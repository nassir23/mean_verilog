==> flow/design.v <==
`timescale 1ns / 1ps
module mean (
    input  wire        clk,          
    input  wire        rst,          
    input  wire        s_axis_data_tvalid,     
    output reg        s_axis_data_tready,
    input  wire [15:0] data_in,      
    output reg m_axis_data_tvalid,
    input wire m_axis_data_tready,
    output reg [15:0]  sum_out       
);
    localparam N = 2048;                     
    parameter ACC_WIDTH = 28;                
    reg [14:0] count;                         
    reg [ACC_WIDTH-1:0] accumulator;         
    reg [ACC_WIDTH-1:0] extended_in;         
    always @(posedge clk or negedge rst) begin
        if (!rst) begin
            count       <= 0;
            accumulator <= 0;
            sum_out     <= 0;
            s_axis_data_tready <= 0;
            m_axis_data_tvalid <= 0;
        end else begin
            s_axis_data_tready <= 1;
            if (s_axis_data_tvalid) begin
                if (data_in[15]) begin
                    extended_in = {12'b111111111111, data_in};  
                end else begin
                    extended_in = {12'b000000000000, data_in};  
                end
                if (count == N) begin
                    if(m_axis_data_tready) begin
                    accumulator <= 0;
                    count <= 0;
                    m_axis_data_tvalid <= 0;
                    s_axis_data_tready <= 1;
                    end
                    else begin
                    sum_out     <= accumulator[27:11];  
                    m_axis_data_tvalid  <= 1;
                    s_axis_data_tready  <= 0;
                    end
                end else begin
                    accumulator <= accumulator + extended_in;
                    count       <= count + 1;
                end
            end
        end
    end
endmodule
* From RTL to reports: mean *
Tool output for the design above, in the order of the flow.
Lines are those of the file above, counted from 1.
Library cell names are shortened.
The mark n/a stands for no value.

set-up
  design top = mean
  clock = clk
  cell library = sky130hd
  corner = tt_025C_1v80

* Word-level counts *
Source: Yosys, flattened and elaborated, memories not mapped. Widths are those after wreduce. Registers that Yosys merges into a memory's read port (data or address) are not register bits. Print and check cells do not count. Equal cells are merged and count once.

storage and ports
  register bits after elaboration = 61
  bits in latches = 0
  RAM bits = 0
  ROM bits = 0
  clocked read ports x word width = 0
  memories kept = 0
  bits of input ports = 20
  output and inout port bits = 18
  word-level cells = 23

operators by class
  $add $sub $neg = 2
  multiply operators = 0
  divide/modulo/power cells = 0
  order comparisons = 0
  equality and inequality tests = 2
  shift-type cells = 0
  mux-type cells = 10
  bitwise operators = 1
  reduce/logical cells = 3

operator list
  kind                                                              count
  28-bit two-way mux                                                4
  15-bit two-way mux                                                2
  28-bit adder                                                      1
  15-bit by 1-bit adder with 15-bit output with constant B          1
  15-bit by 12-bit equality test with 1-bit output with constant B  1
  2-bit AND reduction                                               2
  1-bit two-way mux                                                 4
  3-bit AND reduction                                               1
  2-bit != test with constant B                                     1
  1-bit inverter                                                    1

* Longest topological paths *
Depth = most cells in a row (Yosys ltp): at word level without a register or memory, in the mapped netlist without a sequential cell, where the memories' decode and read muxes count.

depth
  depth after elaboration = 4
  ABC_AREA = 0
  gate-level depth with buffers = 11
  mapped depth without buffers = 11

* After synthesis *
Source: synth_stat.txt of the flow (Yosys; design flattened, memories mapped). It holds for the ABC_AREA given above (unset counts as 0); a run with the other value may have another netlist.

cells by type
  cell      count  area in all (µm²)
  dfrtp_1   60     1501.44
  ha_1      28     350.336
  xor2_1    21     183.926
  mux2_1    16     180.173
  nand2_1   47     176.419
  xnor2_1   17     148.893
  o21ai_1   24     120.115
  a21o_1    14     105.101
  a21oi_1   21     105.101
  o21ai_0   12     60.058
  nor2_1    12     45.043
  nand4_1   7      43.792
  nand3_1   8      40.038
  a41oi_1   4      35.034
  clkbuf_1  9      33.782
  inv_1     8      30.029
  a41oi_4   1      27.526
  a22o_1    3      26.275

Other cell types: 31; their cells: 46.

mapped netlist
  standard cells after synthesis = 358
  chip area (Yosys) = 3587.2 µm²
  sequential area = 1501.4 µm²
  flip-flop cells = 60
  buffer cells = 10

* Worst setup path after synthesis *
Source: OpenSTA report_checks on the synthesized netlist (no wires, ideal clock, input and output delay 20% of the period each), path of least setup slack; recovery checks are left aside. Register names are those of the netlist, which keeps one name where synthesis merged equal registers.

timing after synthesis
  path kind = input -> register
  start = input port data_in[0]
  end = register accumulator[26]
  clock period = 3.12 ns
  external input delay = 0.624 ns
  library setup time = 0.132 ns
  time at the first pin = 0.624 ns
  data arrival time = 2.833 ns
  data required time = 2.988 ns
  slack = 0.156 ns
  delay of the path = 2.341 ns
  driving pins on the path = 11
  buffers on the path = 0
  synthesis period reached = 2.964 ns

"delay of the path" = arrival - input delay + setup time.
"driving pins on the path" counts driving pins, that of a launching flip-flop among them; a cell with two outputs on the path counts twice.
"synthesis period reached" = period - worst setup slack (recovery checks aside). The figure is calculated, with input and output delays left at 20% of the set period.
Between the ends stands the longest chain of elaborated cells between them, by number of cells; it is not shown to be the way that was timed. Of several equally long chains one is given.
A line is the first line of the expression or statement that the cell stems from. Yosys adds cells for indexed reads and writes and turns some case tables into memories.
A register here has more assigning lines than the two given.

on the way, after synthesis
  path through = ha_1 > fa_1 > a21oi_2 > nor2b_1 > a311o_2 > a32oi_2 > o31ai_4 > a41oi_4 > o21ai_2 > mux2i_1 > o211ai_2
  length of the longest elaborated chain = 4
  elaborated cells between the ends (all ways) = 4
  source lines of those cells = 4
  those cells by class = add/sub (1); mux (3)

RTL lines, path after synthesis
  item                line  source
  start: declaration  7     input  wire [15:0] data_in,
  28-bit two-way mux  27    if (data_in[15]) begin
  28-bit two-way mux  26    if (s_axis_data_tvalid) begin
  28-bit adder        45    accumulator <= accumulator + extended_in;
  28-bit two-way mux  32    if (count == N) begin
  end: assignment     34    accumulator <= 0;
  end: assignment     45
  end: declaration    15    reg [ACC_WIDTH-1:0] accumulator;

* Timing after layout *
Path of least setup slack in the final report of entry B (OpenROAD, finished layout, wires in). Where an end is a register, its clock arrival counts in the times.

timing post-layout
  path kind = register -> register
  start = register accumulator[0]
  end = register accumulator[24]
  clock period = 2.45 ns
  library setup time = 0.11 ns
  time at the first pin = 0.33 ns
  data arrival time = 2.92 ns
  data required time = 2.67 ns
  slack = -0.26 ns
  driving pins on the path = 13
  buffers on the path = 1

Between the ends stands the longest chain of elaborated cells between them, by number of cells; it is not shown to be the way that was timed. Of several equally long chains one is given.
A register here has more assigning lines than the two given.

on the way, post-layout
  path through = dfrtp_1 > ha_4 > fa_2 > a21oi_2 > nor2b_2 > a311o_2 > a32oi_4 > o31ai_4 > a41oi_4 > buf_4 > o21ai_2 > xnor2_1 > o21ai_1
  length of the longest elaborated chain = 2
  elaborated cells between the ends (all ways) = 2
  source lines of those cells = 2
  those cells by class = add/sub (1); mux (1)

RTL lines, path post-layout
  item                line  source
  start: declaration  15    reg [ACC_WIDTH-1:0] accumulator;
  start: assignment   20    accumulator <= 0;
  start: assignment   45    accumulator <= accumulator + extended_in;
  28-bit adder        45
  28-bit two-way mux  32    if (count == N) begin
  end: assignment     34    accumulator <= 0;
  end: assignment     45
  end: declaration    15

Subject: mean on sky130hd, stored results

Hello all,

Settings and measured results of 2 stored flow runs for module mean (sky130hd), not sorted in any way. The constraints put input and output delay at 20% of the set period each and load the outputs with 0.01 pF.
"achieved clock period (ns)" is the run's clock period less its worst setup slack. It is reckoned from that one timing run; input and output delays stay at 20% of the period that was set.
"worst setup path time (ns)": the worst setup path's part of the clock period (all of it between registers, 20% less for each end at a port) less its slack. A launch clock that arrives late makes it longer, a capture clock that arrives late makes it shorter.
"finish__power__total": no workload was simulated; the value follows from the tool's default switching activity.

settings of entry A
{
  "period_ns": 2.41,
  "CORE_UTILIZATION": 53,
  "SETUP_SLACK_MARGIN": 0.72,
  "PLACE_DENSITY_LB_ADDON": 0.14,
  "CELL_PAD_IN_SITES_GLOBAL_PLACEMENT": 3,
  "ABC_AREA": 0,
  "GPL_ROUTABILITY_DRIVEN": 0,
  "CTS_CLUSTER_DIAMETER": 329,
  "CAP_MARGIN": 15,
  "SLEW_MARGIN": 0,
  "MIN_ROUTING_LAYER": "met2",
  "MAX_ROUTING_LAYER": "met5",
  "CORE_MARGIN": 2
}
report of entry A: did not finish, place, FLW-0024

settings of entry B
{
  "period_ns": 2.45,
  "CORE_UTILIZATION": 41,
  "PLACE_DENSITY": 0.67,
  "CORE_ASPECT_RATIO": 1.31,
  "GPL_ROUTABILITY_DRIVEN": 1,
  "CTS_CLUSTER_SIZE": 98,
  "MIN_ROUTING_LAYER": "met1",
  "MAX_ROUTING_LAYER": "met5",
  "CAP_MARGIN": 20,
  "CORE_MARGIN": 2,
  "SLEW_MARGIN": 20
}
report of entry B
yosys chip area after synthesis (um^2): 3587.2
finish__design__die__area: 9520.6
finish__design__instance__area__stdcell: 5144.9
finish__design__instance__utilization: 0.5957
finish__timing__setup__ws: -0.255
finish__timing__setup__tns: -1.352
finish__timing__hold__ws: 0.144
finish__power__total: 6.207e-03
achieved clock period (ns): 2.705
worst setup path time (ns): 2.71
worst setup path kind: register -> register

Thanks
